==> flow/design.v <==
module Add(A, B, Add);
    input signed [9-1:0] A, B;
    output [9-1:0] Add;
    assign Add = A + B;
endmodule
`timescale 1ns/1ps
module Controller ( start, rst_n , clk , done, control);
    input start, rst_n , clk;
    output reg done;
    output reg [21:0] control;
    reg [3:0] Current_State , Next_State;
    always @(posedge clk or negedge rst_n ) begin
        if(!rst_n ) Current_State <= 4'b0000;
        else Current_State <= Next_State;
    end
    always @(Current_State or start)
    begin
        case (Current_State)
            4'b0000:
            begin
                control = 22'b1_1_1_0_0_0_000_00_00_00_0_00_0_0_0_0;
                done = 1'b0;
                if(~start) Next_State = 4'b0000;
                else Next_State = 4'b0001;
            end
            4'b0001:
            begin
                control = 22'b0_0_0_1_0_0_000_10_00_00_0_00_0_0_0_0;
                done = 1'b0;
                Next_State= 4'b0010;
            end
            4'b0010:
            begin
                control = 22'b0_0_0_0_1_0_001_01_00_00_0_00_0_0_0_0;
                done = 1'b0;
                Next_State= 4'b0011;
            end
            4'b0011:
            begin
                control = 22'b0_0_0_1_1_0_010_10_10_11_0_00_0_1_0_0;
                done = 1'b0;
                Next_State= 4'b0100;
            end
            4'b0100:
            begin
                control = 22'b0_0_0_0_0_1_011_01_00_00_0_00_0_0_0_0;
                done = 1'b0;
                Next_State= 4'b0101;
            end
            4'b0101:
            begin
                control = 22'b0_0_0_0_1_1_100_00_01_00_0_00_0_0_0_1;
                done = 1'b0;
                Next_State= 4'b0110;
            end
            4'b0110:
            begin
                control = 22'b1_0_0_0_1_0_100_10_00_11_1_00_0_0_0_0;
                done = 1'b0;
                Next_State= 4'b0111;
            end
            4'b0111:
            begin
                control = 22'b1_1_0_0_0_0_101_01_11_00_1_01_0_0_0_0;
                done = 1'b0;
                Next_State= 4'b1000;
            end
            4'b1000:
            begin
                control = 22'b0_1_0_0_1_0_110_00_01_10_0_01_0_0_1_0;
                done = 1'b0;
                Next_State= 4'b1001;
            end
            4'b1001:
            begin
                control = 22'b0_1_1_0_0_0_111_00_00_10_0_01_1_0_0_0;
                done = 1'b0;
                Next_State= 4'b1010;
            end
            4'b1010:
            begin
                control = 22'b0_1_0_0_0_0_000_00_10_10_0_10_0_0_0_0;
                done = 1'b0;
                Next_State= 4'b1011;
            end
            4'b1011:
            begin
                control = 22'b0_0_1_0_0_0_000_00_01_01_0_00_1_0_0_0;
                done = 1'b1;
                Next_State= 4'b0000;
            end
            default:
            begin
                control=22'b0_0_1_0_0_0_000_00_01_01_0_00_1_0_0_0;
                done = 1'b1;
                Next_State= 4'b0000;
            end
        endcase
    end
endmodule
`timescale 1ns/1ps
module Datapath ( inportR , inportG , inportB , control, clk , rst_n , outportY , outportU , outportV , done);
    input [9-1:0] inportR , inportG , inportB;
    input [21:0] control;
    input clk , rst_n , done;
    output [9-1:0] outportY , outportU , outportV;
    wire [9-1:0] M1_OUT, M2_OUT, M3_OUT, M4_OUT, M5_OUT, M6_OUT, M7_OUT;
    wire [9-1:0] M8_OUT, M9_OUT, Fadd , Fmul , R1, R2, R3, R4, R5, R6,data;
    Register r1( .D(M4_OUT), .reset(rst_n ), .clk (clk ), .load(control[21:21]), .Q(R1) );
    Register r2( .D(M5_OUT), .reset(rst_n ), .clk (clk ), .load(control[20:20]), .Q(R2) );
    Register r3( .D(M6_OUT), .reset(rst_n ), .clk (clk ), .load(control[19:19]), .Q(R3) );
    Register r4( .D(M7_OUT), .reset(rst_n ), .clk (clk ), .load(control[18:18]), .Q(R4) );
    Register r5( .D(M8_OUT), .reset(rst_n ), .clk (clk ), .load(control[17:17]), .Q(R5) );
    Register r6( .D(M9_OUT), .reset(rst_n ), .clk (clk ), .load(control[16:16]), .Q(R6) );
    MUX3 M1 ( .A(R3), .B(R2), .C(R1), .S(control[12:11]), .Y(M1_OUT) );
    MUX4 M2 ( .A(9'b010000000), .B(R5), .C(R4), .D(R1), .S(control[10:9]), .Y(M2_OUT) );
    MUX4 M3 ( .A(R6), .B(R3), .C(R2), .D(R5), .S(control[8:7]), .Y(M3_OUT) );
    MUX2 M4 ( .A(inportR ), .B(Fadd), .S(control[6:6]), .Y(M4_OUT));
    MUX3 M5 ( .A(inportG ), .B(Fmul), .C(Fadd), .S(control[5:4]), .Y(M5_OUT) );
    MUX2 M6 ( .A(inportB), .B(Fadd), .S(control[3:3]), .Y(M6_OUT));
    MUX2 M7 ( .A(Fmul), .B(Fadd), .S(control[2:2]), .Y(M7_OUT));
    MUX2 M8 ( .A(Fmul), .B(Fadd), .S(control[1:1]), .Y(M8_OUT));
    MUX2 M9 ( .A(Fmul), .B(Fadd), .S(control[0:0]), .Y(M9_OUT));
    Mul FU1 ( .A(M1_OUT), .B(data), .Mul(Fmul) );
    Add FU2 ( .A(M2_OUT), .B(M3_OUT), .Add(Fadd) );
    ROM FU3 ( .clk(clk), .addr(control[15:13]), .data(data) );
    Register r7(R2,rst_n , clk , done, outportY);
    Register r9(R1, rst_n , clk , done, outportU);
    Register r8(R3, rst_n , clk , done, outportV);
endmodule
module MUX2 (
    input [9-1:0] A, B,
    input  S,
    output reg [9-1:0] Y
);
always @(*) begin
    case (S)
        1'b0: Y = A;
        1'b1: Y = B;
        default : Y = A;
    endcase
end
endmodule
module MUX3 (
    input [9-1:0] A, B, C,
    input [1:0] S,
    output reg [9-1:0] Y
);
always @(*) begin
    case (S)
        2'b00: Y = A;
        2'b01: Y = B;
        2'b10: Y = C;
        default : Y = A;
    endcase 
end
endmodule
module MUX4 (
    input [9-1:0] A, B, C, D,
    input [1:0] S,
    output reg [9-1:0] Y
);
always @(*) begin
    case (S)
        2'b00: Y = A;
        2'b01: Y = B;
        2'b10: Y = C;
        2'b11: Y = D;
    endcase
end
endmodule
module Mul (A, B, Mul);
    input signed [9-1:0]A,B;
    output [9-1:0] Mul;
    wire s;
    wire [7:0] N;
    assign {s,Mul,N} = A * B;
endmodule
`timescale 1ns/1ps
module RGB2YUV (start, clk, rst_n, inportR, inportG, inportB, done, outportY, outportU, outportV);
    input start, clk, rst_n;
    input [9-1:0] inportR, inportG, inportB;
    output done;
    output [9-1:0] outportY, outportU, outportV;
    wire [21:0] control;
    Controller Controller( .start(start), .rst_n(rst_n), .clk(clk), .done(done), .control(control) );
    Datapath Datapath( .inportR(inportR), .inportG(inportG), .inportB(inportB), .control(control), .clk(clk), .rst_n(rst_n), .outportY(outportY), .outportU(outportU), .outportV(outportV) ,.done(done) );
endmodule
module ROM (clk, addr, data);
input clk;
input [2:0]addr;
output reg [8:0] data;
always @(*)
begin
    case(addr)
        3'b000: data <= 9'b001001100;
        3'b001: data <= 9'b010010110;
        3'b010: data <= 9'b111010101;
        3'b011: data <= 9'b110101100;
        3'b100: data <= 9'b010000000;
        3'b101: data <= 9'b110010101;
        3'b110: data <= 9'b111101100;
        3'b111: data <= 9'b000011101;
    endcase
end
endmodule
module Register (
    input [9-1:0] D,
    input reset,clk ,load,
    output reg [9-1:0] Q
);
always @(posedge clk or negedge reset) begin
    if(!reset)
        Q <= 9'b0;
    else if(load)
        Q <= D;
end
endmodule
**Tool chain data of RGB2YUV**

What the tools print for RGB2YUV, step after step.
Line numbers count from 1 in the design file above.
Operators: Yosys type, input widths -> output width; for muxes data width and select width s.
Library cell names are shortened.
The mark - stands for no value.

- Top module: RGB2YUV
- Clock: clk
- Library: sky130hd
- Corner: tt_025C_1v80

**Elaborated design**

Counts by Yosys on the flattened word-level netlist (proc, flatten, opt, wreduce; memories kept). Register bits leave out memories and registers merged into their read ports (data or address). Print and check cells are left out. Cells with the same type and inputs are merged into one.
Yosys's memory passes give these memory sizes; they may raise the number of words (mostly to a power of two), join words into wider ones and drop unused or constant bits.

- Register bits after elaboration: 85
- ROM bits: 72
- Memories kept: 1
- Input port bits: 30
- Output and inout bits: 28
- Cells after elaboration: 55

- $add $sub $neg: 1
- Multiply operators: 1
- Equality and inequality tests: 20
- Muxes and demuxes: 13
- Bitwise gates (word level): 5
- Reduce/logical cells: 4

Memory list:

| name | words | width | read ports | wr ports | line | source |
|---|---|---|---|---|---|---|
| (name not given) | 8 | 9 | 1 | 0 | 195 | `case(addr)` |

Operators with widths:

| operator | count |
|---|---|
| $pmux 22 s11 | 1 |
| $mul 9x9->17 | 1 |
| $pmux 9 s2 | 7 |
| $pmux 9 s4 | 2 |
| $pmux 4 s11 | 1 |
| $eq 4x3->1 const B | 4 |
| $eq 2x2->1 const B | 6 |
| $eq 4x4->1 const B | 3 |
| $reduce_or 11->1 | 1 |
| $add 9x9->9 | 1 |
| $eq 2x1->1 const B | 4 |
| $eq 4x2->1 const B | 2 |
| $not 1->1 | 5 |
| $logic_not 2->1 | 2 |
| $eq 4x1->1 const B | 1 |
| $logic_not 4->1 | 1 |
| $mux 1 | 2 |

**Depth**

Yosys ltp: most cells in a row. Word level: on the elaborated netlist, between registers, memories and ports. Mapped: between sequential cells and ports; inverters and the memories' decode and read muxes count.

- Depth after elaboration: 6
- ABC_AREA: 1
- Depth in mapped cells: 34
- Gate-level depth less buffers: 32

**Netlist**

Yosys stat after the flow's synthesis: flattened, memories mapped to cells. It holds for the ABC_AREA given above (unset counts as 0); a run with the other value may have another netlist.

Cell types:

| type | count | area in all (um^2) |
|---|---|---|
| dfrtp_1 | 92 | 2.3E+03 |
| fa_1 | 67 | 1.34E+03 |
| nand2_1 | 226 | 848.314 |
| inv_1 | 182 | 683.155 |
| ha_1 | 42 | 525.504 |
| o21ai_0 | 83 | 415.398 |
| nor2_1 | 81 | 304.042 |
| nand3_1 | 51 | 255.245 |
| a21oi_1 | 33 | 165.158 |
| o211ai_1 | 17 | 127.622 |
| xor2_1 | 11 | 96.342 |
| nand3_2 | 9 | 90.086 |
| o221ai_1 | 10 | 87.584 |
| nor2_4 | 7 | 78.826 |
| a221o_1 | 7 | 70.067 |
| buf_6 | 5 | 56.304 |
| clkbuf_1 | 12 | 45.043 |
| o2111ai_1 | 5 | 43.792 |

Not listed: further types 28, cells in them 74.

- Mapped cells: 1,014
- Cell area after synthesis: 8,040.2 um^2
- Sequential part of the area: 2,328.5 um^2
- Flip-flops: 93
- Buffers: 26

**Timing after synthesis**

Path of least setup slack by OpenSTA after synthesis, without wires, with an ideal clock, recovery checks aside; 20% of the period is set as input and as output delay. Where synthesis merged equal registers, the netlist keeps one of their names.

- Kind: reg2reg
- Start: register Controller.Current_State
- End: register Datapath.r2.Q[6]
- Clock period: 11,100 ps
- Library setup time: 65 ps
- Time at the first pin: 0 ps
- Arrival: 5,953 ps
- Data required time: 11,035 ps
- Setup slack: 5,082 ps
- Delay of the path: 6,018 ps
- Stages: 30
- Buffers on the path: 2
- Synthesis period reached: 6,018 ps

"delay of the path" = arrival - input delay + setup time.
"stages" counts driving pins, that of a launching flip-flop among them; a cell with two outputs on the path counts twice.
"synthesis period reached" is the clock period less the worst setup slack; recovery checks do not enter. This is arithmetic on one report: input and output delays are still those of the set period (20% each).
Where an end lacks its bit number, it is one bit of the signal, or one of the new flip-flops if synthesis recoded a state register.
Between the ends stands the longest chain of elaborated cells between them, by number of cells; it is not shown to be the way that was timed. Of several equally long chains one is given.
A line is the first line of the expression or statement that the cell stems from. Yosys adds cells for indexed reads and writes and turns some case tables into memories.

- Path through: dfrtp_1 -> buf_6 -> nor2_4 -> inv_1 -> nor2_1 -> inv_1 -> ha_1 -> buf_2 -> a221o_1 -> o21ai_0 -> nand3_1 -> fa_1 -> fa_1 -> inv_1 -> fa_1 -> fa_1 -> inv_1 -> fa_1 -> inv_1 -> ha_1 -> nand2_1 -> nand2_1 -> nand2_1 -> nand2_1 -> a21o_1 -> xor2_1 -> nand2_1 -> nand3_1 -> nand3_1 -> nand2_1
- Length of the longest elaborated chain: 6
- Elaborated cells on any way between the ends: 31
- RTL lines with such cells: 6
- Those cells by class: add/sub (1); mul (1); eq/ne (20); mux (5); reduce/logical (3); memory (1)

RTL lines, path after synthesis:

| what | line | source |
|---|---|---|
| start: declaration | 11 | `reg [3:0] Current_State , Next_State;` |
| start: assignment | 13 | `if(!rst_n ) Current_State <= 4'b0000;` |
| start: assignment | 14 | `else Current_State <= Next_State;` |
| $eq 4x4->1 | 18 | `case (Current_State)` |
| $pmux 22 s11 | 18 |  |
| $eq 2x2->1 | 150 | `case (S)` |
| $pmux 9 s2 | 150 |  |
| $mul 9x9->17 | 177 | `assign {s,Mul,N} = A * B;` |
| $pmux 9 s2 | 150 |  |
| end: assignment | 214 | `Q <= 9'b0;` |
| end: assignment | 216 | `Q <= D;` |
| end: declaration | 210 | `output reg [9-1:0] Q` |

**Worst path after layout**

Path of least setup slack in the final report of flow run 1 (OpenROAD, finished layout, wires in). Where an end is a register, its clock arrival counts in the times.
The report prints the path's times to 10 ps; the period is as set.

- Kind: reg2reg
- Start: register Controller.Current_State
- End: register Datapath.r2.Q[3]
- Clock period: 11,600 ps
- Library setup time: 70 ps
- Time at the first pin: 340 ps
- Arrival: 7,180 ps
- Data required time: 11,870 ps
- Setup slack: 4,690 ps
- Stages: 27
- Buffers on the path: 1

Where an end lacks its bit number, it is one bit of the signal, or one of the new flip-flops if synthesis recoded a state register.
Between the ends stands the longest chain of elaborated cells between them, by number of cells; it is not shown to be the way that was timed. Of several equally long chains one is given.

- Path through: dfrtp_1 -> buf_4 -> nor2_4 -> inv_1 -> nor2_1 -> ha_1 -> inv_2 -> o21ai_0 -> nand3_1 -> fa_1 -> fa_1 -> inv_1 -> fa_1 -> fa_1 -> inv_1 -> fa_1 -> inv_1 -> ha_1 -> nand2_1 -> nand2_1 -> nand3_1 -> nand2_1 -> xor2_1 -> nand2_1 -> o211ai_1 -> o21ai_0 -> o21ai_0
- Length of the longest elaborated chain: 6
- Elaborated cells on any way between the ends: 31
- RTL lines with such cells: 6
- Those cells by class: add/sub (1); mul (1); eq/ne (20); mux (5); reduce/logical (3); memory (1)

RTL lines, path after layout:

| what | line | source |
|---|---|---|
| start: declaration | 11 | `reg [3:0] Current_State , Next_State;` |
| start: assignment | 13 | `if(!rst_n ) Current_State <= 4'b0000;` |
| start: assignment | 14 | `else Current_State <= Next_State;` |
| $eq 4x4->1 | 18 | `case (Current_State)` |
| $pmux 22 s11 | 18 |  |
| $eq 2x2->1 | 150 | `case (S)` |
| $pmux 9 s2 | 150 |  |
| $mul 9x9->17 | 177 | `assign {s,Mul,N} = A * B;` |
| $pmux 9 s2 | 150 |  |
| end: assignment | 214 | `Q <= 9'b0;` |
| end: assignment | 216 | `Q <= D;` |
| end: declaration | 210 | `output reg [9-1:0] Q` |

Measured data: module RGB2YUV, platform sky130hd, 2 stored runs of the flow under differing settings, order arbitrary. Input and output delays are each 20% of the period that was set; the output load is 0.01 pF.
"achieved period" is the run's clock period less its worst setup slack. It is reckoned from that one timing run; input and output delays stay at 20% of the period that was set.
By "worst setup path time" is meant the share of the clock period that the worst setup path is allowed (20% is reserved at inputs, 20% at outputs), minus its slack. Clock arrival times at its registers enter into it.
"worst setup path time" is known to 10 ps.
Among the settings, n/a means not set for that run.

| name | flow run 1 | flow run 2 |
|---|---|---|
| period_ns | 11.6 | 8.73 |
| CORE_UTILIZATION | 54 | 40 |
| SETUP_SLACK_MARGIN | -0.18 | n/a |
| PLACE_DENSITY | 0.4 | n/a |
| CORE_MARGIN | 3 | 2 |
| CELL_PAD_IN_SITES_GLOBAL_PLACEMENT | 0 | n/a |
| ABC_AREA | 1 | n/a |
| SLEW_MARGIN | 15 | 20 |
| MIN_ROUTING_LAYER | met1 | n/a |
| CAP_MARGIN | 20 | 20 |
| synthesis area (um^2) | 8,040.2 | 7,683.6 |
| total die area (um^2) | 16,389.1 | 20,333.3 |
| standard-cell area after routing (um^2) | 9,002.4 | 8,767.2 |
| smallest setup slack (ps) | 4,693 | 1,023 |
| setup total negative slack (ps) | 0 | 0 |
| post-route worst hold slack (ps) | 419 | 432 |
| achieved period (ps) | 6,907 | 7,707 |
| worst setup path time (ps) | 6,910 | 7,710 |
| worst path kind | reg2reg | reg2reg |
